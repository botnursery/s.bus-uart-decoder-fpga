==> flow/design.v <==
module impl_top (
input               clk     ,  
input               sw_0    ,  
input   wire        uart_rxd,  
output  wire        uart_txd,  
output  wire [7:0]  led,		 
output  wire uart_rx_break,	 
output  wire uart_rx_valid,	 
output  wire uart_tx_busy,		 
output  wire uart_rx_fe,		 
output  wire uart_rx_pe,		 
output  wire [PAYLOAD_BITS-1:0] uart_rx_data,  
output  wire [SHIFT_REG_LEN-1:0] sbus_frame,  
output  wire sbus_frame_valid	 
);
parameter CLK_HZ = 50000000;
parameter BIT_RATE =   100000;
parameter PAYLOAD_BITS = 11;  
parameter SHIFT_REG_LEN = 200;  
parameter STOP_BITS = 0; 		 
wire [PAYLOAD_BITS-1:0]  uart_tx_data;
wire        uart_tx_en;
assign uart_tx_data = uart_rx_data;
assign uart_tx_en   = uart_rx_valid;
uart_rx #(
.BIT_RATE(BIT_RATE),
.PAYLOAD_BITS(PAYLOAD_BITS),
.CLK_HZ  (CLK_HZ  )
) i_uart_rx(
.clk          (clk          ),  
.resetn       (sw_0         ),  
.uart_rxd     (uart_rxd     ),  
.uart_rx_en   (1'b1         ),  
.uart_rx_break(uart_rx_break),  
.uart_rx_valid(uart_rx_valid),  
.uart_rx_fe(uart_rx_fe),		 
.uart_rx_pe(uart_rx_pe),		 
.uart_rx_data (uart_rx_data )   
);
uart_tx #(
.BIT_RATE(BIT_RATE),
.PAYLOAD_BITS(PAYLOAD_BITS),
.CLK_HZ  (CLK_HZ  )
) i_uart_tx(
.clk          (clk          ),
.resetn       (sw_0         ),
.uart_txd     (uart_txd     ),
.uart_tx_en   (uart_tx_en   ),
.uart_tx_busy (uart_tx_busy ),
.uart_tx_data (uart_tx_data ) 
);
monitor_rx #(
.PAYLOAD_BITS(PAYLOAD_BITS),
.STOP_BITS(STOP_BITS)
) i_monitor_rx(
.clk			(clk          ),  
.sw_0			(sw_0         ),  
.uart_rx_break(uart_rx_break),  
.uart_rx_valid(uart_rx_valid),  
.uart_rx_data (uart_rx_data ),  
.uart_tx_busy (uart_tx_busy),  
.led (led)							 
);
sbus_puzzle i_sbus_puzzle(
.clk				(clk          ),  
.resetn			(sw_0         ),  
.uart_rx_valid(uart_rx_valid),  
.uart_rx_fe(uart_rx_fe),		 
.uart_rx_pe(uart_rx_pe),		 
.uart_rx_data(uart_rx_data),	 
.sbus_frame(sbus_frame),				 
.sbus_frame_valid(sbus_frame_valid)	 
);
endmodule
module monitor_rx (
input  wire       clk        ,  
input  wire       sw_0       ,  
input  wire [PAYLOAD_BITS-1:0] uart_rx_data, 
input  wire       uart_rx_break,  
input  wire       uart_rx_valid,  
input  wire       uart_tx_busy,	 
output wire [7:0] led				 
);
parameter   PAYLOAD_BITS    = 0;
parameter   STOP_BITS       = 0;
reg  [PAYLOAD_BITS-1:0]  led_reg;
assign      led = led_reg;
always @(posedge clk) begin
    if(!sw_0) begin
        led_reg <= 8'hF0;
    end else if(uart_rx_valid) begin
        led_reg <= uart_rx_data[PAYLOAD_BITS-1:0];
    end
end
endmodule
module sbus_puzzle (
   input wire clk,						 
   input wire resetn,					 
   input wire uart_rx_valid,			 
   input wire uart_rx_fe,				 
   input wire uart_rx_pe,				 
   input wire [7:0] uart_rx_data,	 
	output reg [SHIFT_REG_LEN-1:0] sbus_frame,  
   output reg sbus_frame_valid		 
);
   localparam SHIFT_REG_LEN = 200;
   reg [SHIFT_REG_LEN-1:0] sbus_reg;
   always @(posedge clk or negedge resetn) begin
      if (!resetn) begin
         sbus_reg <= {SHIFT_REG_LEN{1'b1}};
      end else if (uart_rx_valid) begin
         sbus_reg <= {uart_rx_data, sbus_reg[SHIFT_REG_LEN-1:8]};
		end
	end
   always @(posedge clk or negedge resetn) begin
      if (!resetn) begin
         sbus_frame <= {SHIFT_REG_LEN{1'b1}};
         sbus_frame_valid <= 1'b1;  
      end else if
			((sbus_reg[7:0]==8'b11110000) 
			&& (sbus_reg[SHIFT_REG_LEN-1:SHIFT_REG_LEN-8]==8'b0))
		begin
				sbus_frame <= sbus_reg;
            sbus_frame_valid <= 1'b0;
		end else begin
            sbus_frame_valid <= 1'b1;
		end
   end
endmodule
module uart_rx(
input  wire       clk          ,  
input  wire       resetn       ,  
input  wire       uart_rxd     ,  
input  wire       uart_rx_en   ,  
output wire       uart_rx_break,  
output wire       uart_rx_valid,  
output wire       uart_rx_fe,		 
output reg			uart_rx_pe,		 
output reg  [PAYLOAD_BITS-1:0] uart_rx_data  
);
parameter   BIT_RATE        = 100_000;  
localparam  BIT_P           = 1_000_000_000 * 1/BIT_RATE;  
parameter   CLK_HZ          =    50_000_000;
localparam  CLK_P           = 1_000_000_000 * 1/CLK_HZ;  
localparam INVERTED  = 0;
localparam DATA_BITS = 8;
localparam PARITY_BIT = 1;
localparam STOP_BITS  = 2;
parameter PAYLOAD_BITS = DATA_BITS+PARITY_BIT+STOP_BITS;
localparam       CYCLES_PER_BIT     = BIT_P / CLK_P;
localparam       COUNT_REG_LEN      = 1+$clog2(CYCLES_PER_BIT);
reg rxd_reg;
reg rxd_reg_0;
wire uart_rxd_inv;
assign uart_rxd_inv = (INVERTED) ? ~uart_rxd : uart_rxd;
reg [PAYLOAD_BITS-1:0] recieved_data;
reg [COUNT_REG_LEN-1:0] cycle_counter;
reg [3:0] bit_counter;
reg bit_sample;
reg [2:0] fsm_state;
reg [2:0] n_fsm_state;
localparam FSM_IDLE = 0;
localparam FSM_START= 1;
localparam FSM_RECV = 2;
localparam FSM_STOP = 3;
assign uart_rx_break = uart_rx_valid && ~|recieved_data;
assign uart_rx_valid = fsm_state == FSM_STOP && n_fsm_state == FSM_IDLE;
always @(posedge clk) begin
    if(!resetn) begin
        uart_rx_data  <= {PAYLOAD_BITS{1'b0}};
    end else if (fsm_state == FSM_STOP) begin
        uart_rx_data  <= recieved_data;
    end
end
wire next_bit     = cycle_counter == CYCLES_PER_BIT ||
                        fsm_state       == FSM_STOP && 
                        cycle_counter   == CYCLES_PER_BIT/2;
wire payload_done = bit_counter   == PAYLOAD_BITS  ;
always @(*) begin : p_n_fsm_state
    case(fsm_state)
        FSM_IDLE : n_fsm_state = rxd_reg      ? FSM_IDLE : FSM_START;
        FSM_START: n_fsm_state = next_bit     ? FSM_RECV : FSM_START;
        FSM_RECV : n_fsm_state = payload_done ? FSM_STOP : FSM_RECV ;
        FSM_STOP : n_fsm_state = next_bit     ? FSM_IDLE : FSM_STOP ;
        default  : n_fsm_state = FSM_IDLE;
    endcase
end
integer i = 0;
always @(posedge clk) begin : p_recieved_data
    if(!resetn) begin
        recieved_data <= {PAYLOAD_BITS{1'b0}};
    end else if(fsm_state == FSM_IDLE             ) begin
        recieved_data <= {PAYLOAD_BITS{1'b0}};
    end else if(fsm_state == FSM_RECV && next_bit ) begin
        recieved_data[PAYLOAD_BITS-1] <= bit_sample;
        for ( i = PAYLOAD_BITS-2; i >= 0; i = i - 1) begin
            recieved_data[i] <= recieved_data[i+1];
        end
    end
end
always @(posedge clk) begin : p_bit_counter
    if(!resetn) begin
        bit_counter <= 4'b0;
    end else if(fsm_state != FSM_RECV) begin
        bit_counter <= {COUNT_REG_LEN{1'b0}};
    end else if(fsm_state == FSM_RECV && next_bit) begin
        bit_counter <= bit_counter + 1'b1;
    end
end
always @(posedge clk) begin : p_bit_sample
    if(!resetn) begin
        bit_sample <= 1'b0;
    end else if (cycle_counter == CYCLES_PER_BIT/2) begin
        bit_sample <= rxd_reg;
    end
end
always @(posedge clk) begin : p_cycle_counter
    if(!resetn) begin
        cycle_counter <= {COUNT_REG_LEN{1'b0}};
    end else if(next_bit) begin
        cycle_counter <= {COUNT_REG_LEN{1'b0}};
    end else if(fsm_state == FSM_START || 
                fsm_state == FSM_RECV  || 
                fsm_state == FSM_STOP   ) begin
        cycle_counter <= cycle_counter + 1'b1;
    end
end
always @(posedge clk) begin : p_fsm_state
    if(!resetn) begin
        fsm_state <= FSM_IDLE;
    end else begin
        fsm_state <= n_fsm_state;
    end
end
always @(posedge clk) begin : p_rxd_reg
    if(!resetn) begin
        rxd_reg     <= 1'b1;
        rxd_reg_0   <= 1'b1;
    end else if(uart_rx_en) begin
        rxd_reg     <= rxd_reg_0;
        rxd_reg_0   <= uart_rxd_inv;
    end
end
wire parity;
assign parity = ^(uart_rx_data[PAYLOAD_BITS-STOP_BITS-PARITY_BIT-1:0]);
always @(uart_rx_data) begin
    if (parity == uart_rx_data[PAYLOAD_BITS-STOP_BITS-1])
        uart_rx_pe <= 1'b0;  
    else 
        uart_rx_pe <= PARITY_BIT ? 1'b1 : 1'b0;  
end
assign uart_rx_fe = STOP_BITS-1 ? ~&uart_rx_data[PAYLOAD_BITS-1:PAYLOAD_BITS-2] : ~uart_rx_data[PAYLOAD_BITS-1];
endmodule
module uart_tx(
input  wire         clk         ,  
input  wire         resetn      ,  
output wire         uart_txd    ,  
output wire         uart_tx_busy,  
input  wire         uart_tx_en  ,  
input  wire [PAYLOAD_BITS-1:0]   uart_tx_data   
);
parameter   BIT_RATE        = 100_000;  
localparam  BIT_P           = 1_000_000_000 * 1/BIT_RATE;  
parameter   CLK_HZ          =    50_000_000;
localparam  CLK_P           = 1_000_000_000 * 1/CLK_HZ;  
parameter   PAYLOAD_BITS    = 0;  
parameter   STOP_BITS       = 0;  
localparam       CYCLES_PER_BIT     = BIT_P / CLK_P;
localparam       COUNT_REG_LEN      = 1+$clog2(CYCLES_PER_BIT);
reg txd_reg;
reg [PAYLOAD_BITS-1:0] data_to_send;
reg [COUNT_REG_LEN-1:0] cycle_counter;
reg [3:0] bit_counter;
reg [2:0] fsm_state;
reg [2:0] n_fsm_state;
localparam FSM_IDLE = 0;
localparam FSM_START= 1;
localparam FSM_SEND = 2;
localparam FSM_STOP = 3;
assign uart_tx_busy = fsm_state != FSM_IDLE;
assign uart_txd     = txd_reg;
wire next_bit     = cycle_counter == CYCLES_PER_BIT;
wire payload_done = bit_counter   == PAYLOAD_BITS  ;
wire stop_done    = bit_counter   == STOP_BITS && fsm_state == FSM_STOP;
always @(*) begin : p_n_fsm_state
    case(fsm_state)
        FSM_IDLE : n_fsm_state = uart_tx_en   ? FSM_START: FSM_IDLE ;
        FSM_START: n_fsm_state = next_bit     ? FSM_SEND : FSM_START;
        FSM_SEND : n_fsm_state = payload_done ? FSM_STOP : FSM_SEND ;
        FSM_STOP : n_fsm_state = stop_done    ? FSM_IDLE : FSM_STOP ;
        default  : n_fsm_state = FSM_IDLE;
    endcase
end
integer i = 0;
always @(posedge clk) begin : p_data_to_send
    if(!resetn) begin
        data_to_send <= {PAYLOAD_BITS{1'b0}};
    end else if(fsm_state == FSM_IDLE && uart_tx_en) begin
        data_to_send <= uart_tx_data;
    end else if(fsm_state       == FSM_SEND       && next_bit ) begin
        for ( i = PAYLOAD_BITS-2; i >= 0; i = i - 1) begin
            data_to_send[i] <= data_to_send[i+1];
        end
    end
end
always @(posedge clk) begin : p_bit_counter
    if(!resetn) begin
        bit_counter <= 4'b0;
    end else if(fsm_state != FSM_SEND && fsm_state != FSM_STOP) begin
        bit_counter <= {COUNT_REG_LEN{1'b0}};
    end else if(fsm_state == FSM_SEND && n_fsm_state == FSM_STOP) begin
        bit_counter <= {COUNT_REG_LEN{1'b0}};
    end else if(fsm_state == FSM_STOP&& next_bit) begin
        bit_counter <= bit_counter + 1'b1;
    end else if(fsm_state == FSM_SEND && next_bit) begin
        bit_counter <= bit_counter + 1'b1;
    end
end
always @(posedge clk) begin : p_cycle_counter
    if(!resetn) begin
        cycle_counter <= {COUNT_REG_LEN{1'b0}};
    end else if(next_bit) begin
        cycle_counter <= {COUNT_REG_LEN{1'b0}};
    end else if(fsm_state == FSM_START || 
                fsm_state == FSM_SEND  || 
                fsm_state == FSM_STOP   ) begin
        cycle_counter <= cycle_counter + 1'b1;
    end
end
always @(posedge clk) begin : p_fsm_state
    if(!resetn) begin
        fsm_state <= FSM_IDLE;
    end else begin
        fsm_state <= n_fsm_state;
    end
end
always @(posedge clk) begin : p_txd_reg
    if(!resetn) begin
        txd_reg <= 1'b1;
    end else if(fsm_state == FSM_IDLE) begin
        txd_reg <= 1'b1;
    end else if(fsm_state == FSM_START) begin
        txd_reg <= 1'b0;
    end else if(fsm_state == FSM_SEND) begin
        txd_reg <= data_to_send[0];
    end else if(fsm_state == FSM_STOP) begin
        txd_reg <= 1'b1;
    end
end
endmodule
# ---- From RTL to reports: impl_top
# The steps from the RTL of impl_top to its reports follow in flow order.
# Lines are those of the file above, counted from 1.
# Operators carry their Yosys type and port widths (W data, S select, Z words).
# Library cell names are shortened.
# The mark -- stands for no value.
dict set report setup {
  top {impl_top}
  clock {clk}
  library {sky130hd}
  lib_corner {tt_025C_1v80}
}

# ---- Elaborated design
# Yosys after proc, flatten, opt, wreduce and memory -nomap, before mapping. Memory bits, and registers merged into a memory's read port (data or address), are not among the register bits. Print and check cells are not counted. Equal cells are merged and count once.
dict set report word_totals {
  output_inout_bits 226
  ramBits 0
  elab_cells 123
  n_memories 0
  latchBits 0
  ff_bits 480
  inputBits 3
  rom_bits 0
  clocked_rd_ports_x_width 0
}
dict set report classes {
  equal 17
  add_sub_neg 4
  n_logic 1
  reduce_logical 36
  n_mul 0
  muxes 37
  n_shift 0
  cmp 0
  div 0
}
# operator n
set op_table {}
lappend op_table {{$mux W1} 29}
lappend op_table {{$pmux W3 S4} 2}
lappend op_table {{$add A10 B1 Y10 const B} 2}
lappend op_table {{$eq A10 B9 Y1 const B} 2}
lappend op_table {{$eq A3 B2 Y1 const B} 5}
lappend op_table {{$logic_and A1 B1 Y1} 11}
lappend op_table {{$reduce_or A11 Y1} 1}
lappend op_table {{$eq A10 B8 Y1 const B} 1}
lappend op_table {{$reduce_or A2 Y1} 5}
lappend op_table {{$ne A3 B2 Y1 const B} 3}
lappend op_table {{$logic_not A3 Y1} 3}
lappend op_table {{$add A4 B1 Y4 const B} 2}
lappend op_table {{$eq A4 B4 Y1 const B} 2}
lappend op_table {{$eq A8 B8 Y1 const B} 1}
lappend op_table {{$logic_not A8 Y1} 1}
lappend op_table {{$reduce_xor A8 Y1} 1}
lappend op_table {{$mux W4} 2}
lappend op_table {{$mux W2} 4}
lappend op_table {{$eq A3 B1 Y1 const B} 2}
lappend op_table {{$reduce_bool A3 Y1} 2}
lappend op_table {{$logic_or A1 B1 Y1} 5}
lappend op_table {{$reduce_bool A2 Y1} 2}
lappend op_table {{$logic_not A4 Y1} 1}
lappend op_table {{$reduce_or A3 Y1} 1}
lappend op_table {{$logic_not A1 Y1} 2}
lappend op_table {{$reduce_and A2 Y1} 1}
lappend op_table {{$eq A1 B1 Y1} 1}
lappend op_table {{$not A1 Y1} 1}

# ---- Longest topological paths
# Yosys ltp: most cells in a row. Word level: on the elaborated netlist, between registers, memories and ports. Mapped: between sequential cells and ports; inverters and the memories' decode and read muxes count.
dict set report depth {
  depth_word 12
  ABC_AREA 0
  mapped_depth 8
  ltp_nobuf 6
}

# ---- Netlist
# Source: synth_stat.txt of the flow (Yosys; design flattened, memories mapped). It holds for the ABC_AREA given above (unset counts as 0); a run with the other value may have another netlist.
# Totals and module areas in this step are rounded.
dict set report mapped {
  sequential_area_mm2 0.012
  ff_cells 480
  mapped_area_mm2 0.019
  n_buf 62
  stdcells 1254
}
# cell n type_area_um2
set types {}
lappend types {dfstp_2 401 1.05E+04}
lappend types {mux2_4 169 2.54E+03}
lappend types {mux2_2 207 2.33E+03}
lappend types {dfxtp_1 79 1.58E+03}
lappend types {mux2i_1 32 320.307}
lappend types {buf_6 19 213.955}
lappend types {nor2_1 44 165.158}
lappend types {o21ai_0 28 140.134}
lappend types {clkbuf_1 36 135.13}
lappend types {nand2_1 35 131.376}
lappend types {xnor2_1 15 131.376}
lappend types {a21oi_1 26 130.125}
lappend types {nand3_1 22 110.106}
lappend types {xor2_1 12 105.101}
lappend types {and2_1 16 100.096}
lappend types {ha_1 8 100.096}
lappend types {o31ai_1 10 75.072}
lappend types {nand4_1 10 62.56}
# Not listed: further types 35, cells in them 85.
# By module: a second synthesis without flattening, with its own total; a netlist apart from the flattened one above.
dict set report hier_totals {
  cells_unflattened 1239
  hier_area_mm2 0.019
}
# Each row is one instance without its submodules.
# mod n_cells n_inst mod_area_mm2 mod_seq_area_mm2
set modules {}
lappend modules {sbus_puzzle 850 1 0.015 0.011}
lappend modules {uart_rx 204 1 0.002 0.00086}
lappend modules {uart_tx 159 1 0.0014 0.00056}
lappend modules {monitor_rx 25 1 0.00029 0.00016}
lappend modules {impl_top 1 1 0.0000038 0}

# ---- Worst setup path after synthesis
# OpenSTA on the mapped netlist: ideal clock, no wires. The path of least setup slack (recovery checks aside). Input and output delay are each 20% of the period. Register names are those of the netlist, which keeps one name where synthesis merged equal registers.
dict set report synth_path {
  path_type {register to register}
  from {register i_uart_rx.cycle_counter[0]}
  to {register i_sbus_puzzle.sbus_reg[100]}
  setup_slack_ns 0.407
  launch_ns 0.000
  period_ns 2.31
  arrival_time_ns 1.820
  path_delay_ns 1.902
  setup_ns 0.082
  t_required_ns 2.228
  n_path_buf 2
  path_stages 9
  period_less_setup_slack_ns 1.903
}
# "path_delay_ns" = arrival - input delay + setup time.
# "path_stages": output pins that drive a net of the path, with the launching flip-flop's if there is one; two outputs of one cell count as two.
# "period_less_setup_slack_ns" = period - worst setup slack (recovery checks aside). The figure is calculated, with input and output delays left at 20% of the set period.
# Between the ends stands the longest chain of elaborated cells between them, by number of cells; it is not shown to be the way that was timed. Of several equally long chains one is given.
# Each line given opens the expression or statement behind the cell; cells for indexed reads and writes are added by Yosys, which also makes memories of some case tables.
# At most two assigning lines are given for a register; there are more.
dict set report synth_via {
  path_cell_list {dfxtp_1 inv_1 ha_1 nand4b_1 a211oi_2 nand2_2 buf_6 buf_6 mux2_4}
  elab_chain_len 7
  cone_cells 9
  classes_between {2 x eq/ne; 3 x mux; 4 x reduce/logical}
}
# element line_no
set synth_lines {}
lappend synth_lines {{start, declared} 157} ;# reg [COUNT_REG_LEN-1:0] cycle_counter;
lappend synth_lines {{start, assigned} 219} ;# cycle_counter <= {COUNT_REG_LEN{1'b0}};
lappend synth_lines {{start, assigned} 225} ;# cycle_counter <= cycle_counter + 1'b1;
lappend synth_lines {{$eq A10 B8 Y1} 177} ;# cycle_counter   == CYCLES_PER_BIT/2;
lappend synth_lines {{$logic_and A1 B1 Y1} 176} ;# fsm_state       == FSM_STOP &&
lappend synth_lines {{$logic_or A1 B1 Y1} 175} ;# wire next_bit     = cycle_counter == CYCLES_PER_BIT ||
lappend synth_lines {{$mux W2} 184} ;# FSM_STOP : n_fsm_state = next_bit     ? FSM_IDLE : FSM_STOP ;
lappend synth_lines {{$pmux W3 S4} 180} ;# case(fsm_state)
lappend synth_lines {{$logic_not A3 Y1} 167} ;# assign uart_rx_valid = fsm_state == FSM_STOP && n_fsm_state == FSM_IDLE;
lappend synth_lines {{$logic_and A1 B1 Y1} 167}
lappend synth_lines {{end, assigned} 110} ;# sbus_reg <= {SHIFT_REG_LEN{1'b1}};
lappend synth_lines {{end, assigned} 112} ;# sbus_reg <= {uart_rx_data, sbus_reg[SHIFT_REG_LEN-1:8]};
lappend synth_lines {{end, declared} 107} ;# reg [SHIFT_REG_LEN-1:0] sbus_reg;

# ---- Timing after layout
# From the final timing report of entry A: the path of least setup slack in the routed layout; clock arrival at registers is part of the times.
dict set report layout_path {
  path_type {register to output}
  from {register i_uart_rx.uart_rx_data[5]}
  to {output port uart_rx_pe}
  setup_slack_ns 0.75
  path_stages 6
  arrival_time_ns 1.75
  n_path_buf 1
  output_delay_ns 0.62
  t_required_ns 2.50
  period_ns 3.12
  launch_ns 0.59
}
# Between the ends stands the longest chain of elaborated cells between them, by number of cells; it is not shown to be the way that was timed. Of several equally long chains one is given.
dict set report layout_via {
  path_cell_list {dfxtp_4 xnor2_2 xnor2_1 xnor2_1 xnor2_1 buf_2}
  elab_chain_len 3
  cone_cells 3
  lines_between 2
  classes_between {1 x eq/ne; 1 x mux; 1 x reduce/logical}
}
# element line_no
set layout_lines {}
lappend layout_lines {{start, declared} 139} ;# output reg  [PAYLOAD_BITS-1:0] uart_rx_data
lappend layout_lines {{start, assigned} 170} ;# uart_rx_data  <= {PAYLOAD_BITS{1'b0}};
lappend layout_lines {{start, assigned} 172} ;# uart_rx_data  <= recieved_data;
lappend layout_lines {{$reduce_xor A8 Y1} 245} ;# assign parity = ^(uart_rx_data[PAYLOAD_BITS-STOP_BITS-PARITY_BIT-1:0]);
lappend layout_lines {{$eq A1 B1 Y1} 247} ;# if (parity == uart_rx_data[PAYLOAD_BITS-STOP_BITS-1])
lappend layout_lines {{$mux W1} 247}
lappend layout_lines {{end, declared} 11} ;# output wire uart_rx_pe,

# Flow runs of impl_top

Below are 2 stored runs of the flow (Yosys, OpenROAD; platform sky130hd) on impl_top, each with its settings and what was measured, unordered. Constraints: input delay and output delay 20% of the set period each, output load 0.01 pF.
"period_less_ws_ns" is the run's clock period less its worst setup slack. It is reckoned from that one timing run; input and output delays stay at 20% of the period that was set.
"worstPathTime_ns" = time allowed to the worst setup path (clock period - input delay - output delay, where it has them) - its slack; a late launch clock adds to it, a late capture clock takes from it.
"total_power_mw" is the tool's figure for a default switching activity; nothing was simulated.
The results are shown rounded.

# entry A
==> flow/run.sh <==
#!/bin/bash
# the make line also repeats the synthesis and layout settings of config.mk as NAME=value (left out here)
make -C /OpenROAD-flow-scripts/flow DESIGN_CONFIG=/design/flow/config.mk WORK_HOME=/design/flow/orfs CLKGATE_MAP_FILE= finish
==> flow/config.mk <==
export PLATFORM = sky130hd
export DESIGN_NAME = impl_top
export DESIGN_NICKNAME = impl_top
export VERILOG_FILES = /design/flow/design.v
export SDC_FILE = /design/flow/constraint.sdc
export NUM_CORES = 4
export LEC_CHECK = 0
export CAP_MARGIN = 20
export CELL_PAD_IN_SITES_GLOBAL_PLACEMENT = 1
export CORE_ASPECT_RATIO = 0.63
export CORE_MARGIN = 2
export CORE_UTILIZATION = 23
export CTS_CLUSTER_DIAMETER = 386
export MAX_ROUTING_LAYER = met5
export SETUP_SLACK_MARGIN = 0.93
export SLEW_MARGIN = 20
==> flow/constraint.sdc <==
create_clock -name core_clock -period 3.12 [get_ports {clk}]
set_input_delay 0.6240 -clock core_clock [delete_from_list [all_inputs] [get_ports {clk}]]
set_output_delay 0.6240 -clock core_clock [all_outputs]
set_load 0.01 [all_outputs]

==> entry A: results <==
timing.setup.ws_ns=0.75
design.die.area_mm2=0.087
fin_tns_ns=0.000
final_cell_area_mm2=0.026
synthesis_area_mm2=0.019
period_less_ws_ns=2.373
post_route_util_pct=31
total_power_mw=13
worstPathTime_ns=1.75
path_kind="register to output"

# entry B
==> flow/run.sh <==
#!/bin/bash
# the make line also repeats the synthesis and layout settings of config.mk as NAME=value (left out here)
make -C /OpenROAD-flow-scripts/flow DESIGN_CONFIG=/design/flow/config.mk WORK_HOME=/design/flow/orfs CLKGATE_MAP_FILE= finish
==> flow/config.mk <==
export PLATFORM = sky130hd
export DESIGN_NAME = impl_top
export DESIGN_NICKNAME = impl_top
export VERILOG_FILES = /design/flow/design.v
export SDC_FILE = /design/flow/constraint.sdc
export NUM_CORES = 4
export LEC_CHECK = 0
export CAP_MARGIN = 20
export CELL_PAD_IN_SITES_DETAIL_PLACEMENT = 1
export CORE_MARGIN = 2
export CORE_UTILIZATION = 64
export CTS_CLUSTER_DIAMETER = 36
export GPL_ROUTABILITY_DRIVEN = 1
export GPL_TIMING_DRIVEN = 1
export PLACE_DENSITY = 0.61
export SLEW_MARGIN = 20
==> flow/constraint.sdc <==
create_clock -name core_clock -period 1.55 [get_ports {clk}]
set_input_delay 0.3100 -clock core_clock [delete_from_list [all_inputs] [get_ports {clk}]]
set_output_delay 0.3100 -clock core_clock [all_outputs]
set_load 0.01 [all_outputs]

==> entry B: results <==
outcome="not finished: placement ended with error DPL-0033"
